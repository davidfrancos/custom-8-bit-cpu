==> flow/design.v <==
module uartcommrx (
    input wire rx, clk,
    output reg [7:0] pcInput,
    output reg new_message
);
initial new_message = 0;
reg signed [7:0] baudCounter = 0;
initial pcInput = 0;
reg [7:0] message = 0;
reg idle = 1;
reg [3:0] sending = 0;
always @(posedge clk) begin
    if (new_message) 
        new_message <= 0;         
    if (rx == 0 && idle) begin
        idle <= 0;
        baudCounter <= -52;
    end
    if (!idle) begin
        baudCounter <= baudCounter + 1;
        if (baudCounter == 104) begin
            baudCounter <= 0;
            if (sending < 8) begin
                message <= {rx, message[7:1]};
                sending <= sending + 1;
            end
            else begin
                pcInput <= message;
                sending <= 0;
                idle <= 1;
                new_message <= 1;
            end
        end
    end
end    
endmodule
Tool chain data of uartcommrx

Tool output for the design above, in the order of the flow.
Lines are those of the file above, counted from 1.
Operators: Yosys type, input widths -> output width; for muxes data width and select width s.
Library cell names are shortened.
The mark n/a stands for no value.

Top module: uartcommrx
Clock input: clk
Cell library: sky130hd
Library corner: tt_025C_1v80

Word level

Yosys after proc, flatten, opt, wreduce and memory -nomap, before mapping. Memory bits, and registers merged into a memory's read port (data or address), are not among the register bits. Print and check cells are not counted. Equal cells are merged and count once.

Register bits after elaboration: 30
Bits of input ports: 2
Output and inout port bits: 9
Word-level cells: 28

Add/sub/neg operators: 2
Magnitude comparators: 1
Equality and inequality tests: 2
Mux-type cells: 8
Bitwise logic cells: 4
Reduce/logical cells: 5

Operator list:

| operator            | number |
| $mux 8              | 3 |
| $add 8x2->8 const B | 1 |
| $eq 8x8->1 const B  | 1 |
| $reduce_and 3->1    | 2 |
| $mux 1              | 5 |
| $not 1->1           | 4 |
| $add 4x1->4 const B | 1 |
| $lt 4x4->1 const B  | 1 |
| $ne 2x1->1 const B  | 1 |
| $reduce_and 2->1    | 1 |
| $reduce_or 2->1     | 1 |
| $logic_and 1x1->1   | 1 |

Longest topological paths

Longest topological path by Yosys (ltp), each cell counted once; first at word level (registers and memories cut), then after technology mapping (sequential cells cut; the memories' decode and read muxes count).

Word-level depth: 6
ABC_AREA: 0
Gate-level depth with buffers: 5
Depth with buffers taken out: 5

After synthesis

The flow's flattened synthesis, as Yosys stat reports it; memories are mapped. The netlist is that of the ABC_AREA named above (0 if unset); the other value can give another one.

Cells by type:

| cell type | number | total area (um2) |
| edfxtp_1  | 28     | 840.806 |
| dfxtp_1   | 2      | 40.038 |
| ha_1      | 3      | 37.536 |
| nor4_4    | 1      | 21.27 |
| o21ai_0   | 4      | 20.019 |
| inv_1     | 5      | 18.768 |
| or3_1     | 3      | 18.768 |
| xnor2_1   | 2      | 17.517 |
| xor2_1    | 2      | 17.517 |
| nand3_1   | 3      | 15.014 |
| nor2_1    | 4      | 15.014 |
| a211oi_2  | 1      | 12.512 |
| and2_1    | 2      | 12.512 |
| nor2b_1   | 2      | 12.512 |
| and4b_1   | 1      | 10.01 |
| nand3_2   | 1      | 10.01 |
| nor3_1    | 2      | 10.01 |
| a22o_1    | 1      | 8.758 |

Not listed: further types 8, cells in them 9.

Cells in the netlist: 76
Mapped area: 1193.6 um2
Sequential part of the area: 880.8 um2
Flip-flop cells: 30
Buffers: 1

Timing after synthesis

Path of least setup slack by OpenSTA after synthesis, without wires, with an ideal clock, recovery checks aside; 20% of the period is set as input and as output delay. Where synthesis merged equal registers, the netlist keeps one of their names.

Kind: reg2reg
From: reg baudCounter[0]
To: reg message[0]
Period: 1.95 ns
Setup time: 0.373 ns
Launch time at the first pin: 0.000 ns
Arrival time: 1.626 ns
Required time: 1.577 ns
Setup slack: -0.049 ns
Delay of the path: 1.999 ns
Stages: 6
Path buffers: 0
Period reached after synthesis: 1.999 ns

"delay of the path" = arrival - input delay + setup time.
"stages": output pins that drive a net of the path, with the launching flip-flop's if there is one; two outputs of one cell count as two.
"period reached after synthesis" = period - worst setup slack (recovery checks aside). The figure is calculated, with input and output delays left at 20% of the set period.
Between the ends stands the longest chain of elaborated cells between them, by number of cells; it is not shown to be the way that was timed. Of several equally long chains one is given.
A line is the first line of the expression or statement that the cell stems from. Yosys adds cells for indexed reads and writes and turns some case tables into memories.
At most two assigning lines are given for a register; there are more.

Cell sequence: edfxtp_1 inv_1 ha_1 nand4b_1 nor4_4 nor2b_1
Cells in the longest elaborated chain: 2
Elaborated cells between the ends (all ways): 2
RTL lines with such cells: 1
Those cells by class: eq/ne (1); reduce/logical (1)

RTL lines, path post-synthesis:

| element          | RTL line | text |
| from (decl)      | 7        | `reg signed [7:0] baudCounter = 0;` |
| from (assign)    | 17       | `baudCounter <= -52;` |
| from (assign)    | 20       | `baudCounter <= baudCounter + 1;` |
| $eq 8x8->1       | 21       | `if (baudCounter == 104) begin` |
| $reduce_and 3->1 | n/a      |  |
| to (assign)      | 24       | `message <= {rx, message[7:1]};` |
| to (decl)        | 9        | `reg [7:0] message = 0;` |

Timing after layout

From the final timing report of stored run 1: the path of least setup slack in the routed layout; clock arrival at registers is part of the times.

Kind: reg2reg
From: reg baudCounter[0]
To: reg message[5]
Period: 1.95 ns
Setup time: 0.30 ns
Launch time at the first pin: 0.32 ns
Arrival time: 1.66 ns
Required time: 1.97 ns
Setup slack: 0.30 ns
Stages: 6
Path buffers: 0

Between the ends stands the longest chain of elaborated cells between them, by number of cells; it is not shown to be the way that was timed. Of several equally long chains one is given.
At most two assigning lines are given for a register; there are more.

Cell sequence: edfxtp_1 inv_1 ha_1 nand4b_1 nor4_4 nor2b_4
Cells in the longest elaborated chain: 2
Elaborated cells between the ends (all ways): 2
RTL lines with such cells: 1
Those cells by class: eq/ne (1); reduce/logical (1)

RTL lines, path post-layout:

| element          | RTL line | text |
| from (decl)      | 7        | `reg signed [7:0] baudCounter = 0;` |
| from (assign)    | 17       | `baudCounter <= -52;` |
| from (assign)    | 20       | `baudCounter <= baudCounter + 1;` |
| $eq 8x8->1       | 21       | `if (baudCounter == 104) begin` |
| $reduce_and 3->1 | n/a      |  |
| to (assign)      | 24       | `message <= {rx, message[7:1]};` |
| to (decl)        | 9        | `reg [7:0] message = 0;` |

Wiki page: uartcommrx / flow data

Flow measurements of uartcommrx on sky130hd: 2 stored runs with different settings, listed in no order. Input and output delays are each 20% of the period that was set; the output load is 0.01 pF.
By "clock period achieved" is meant the clock period of the run minus its worst setup slack. This is arithmetic on one report: input and output delays are still those of the set period (20% each).
By "critical path time" is meant the share of the clock period that the worst setup path is allowed (20% is reserved at inputs, 20% at outputs), minus its slack. Clock arrival times at its registers enter into it.
A setting shown as - is not set for that run.

| setting or result                     | stored run 1 | stored run 2 |
| period_ns                             | 1.95         | 3.94         |
| CORE_UTILIZATION                      | 66           | 51           |
| SETUP_SLACK_MARGIN                    | 0.42         | 0.45         |
| CORE_MARGIN                           | 2            | 10           |
| CELL_PAD_IN_SITES_GLOBAL_PLACEMENT    | 1            | -            |
| ABC_AREA                              | 0            | 1            |
| GPL_ROUTABILITY_DRIVEN                | 0            | -            |
| CTS_CLUSTER_SIZE                      | 84           | 39           |
| SLEW_MARGIN                           | 10           | 15           |
| MAX_ROUTING_LAYER                     | met4         | met4         |
| CAP_MARGIN                            | 20           | 20           |
| PLACE_DENSITY_LB_ADDON                | -            | 0.12         |
| CORE_ASPECT_RATIO                     | -            | 0.59         |
| GPL_TIMING_DRIVEN                     | -            | 0            |
| lowest hold slack (ns)                | 0.429        | 0.441        |
| standard-cell area after layout (um2) | 1441.4       | 1478.9       |
| critical path time (ns)               | 1.65         | 1.15         |
| class of the worst setup path         | reg2reg      | reg2out      |
| lowest setup slack (ns)               | 0.303        | 2.004        |
| setup total negative slack (ns)       | 0.000        | 0.000        |
| full die area (um2)                   | 2164.6       | 4851.8       |
| cell area after synthesis (um2)       | 1193.6       | 1232.4       |
| clock period achieved (ns)            | 1.647        | 1.936        |
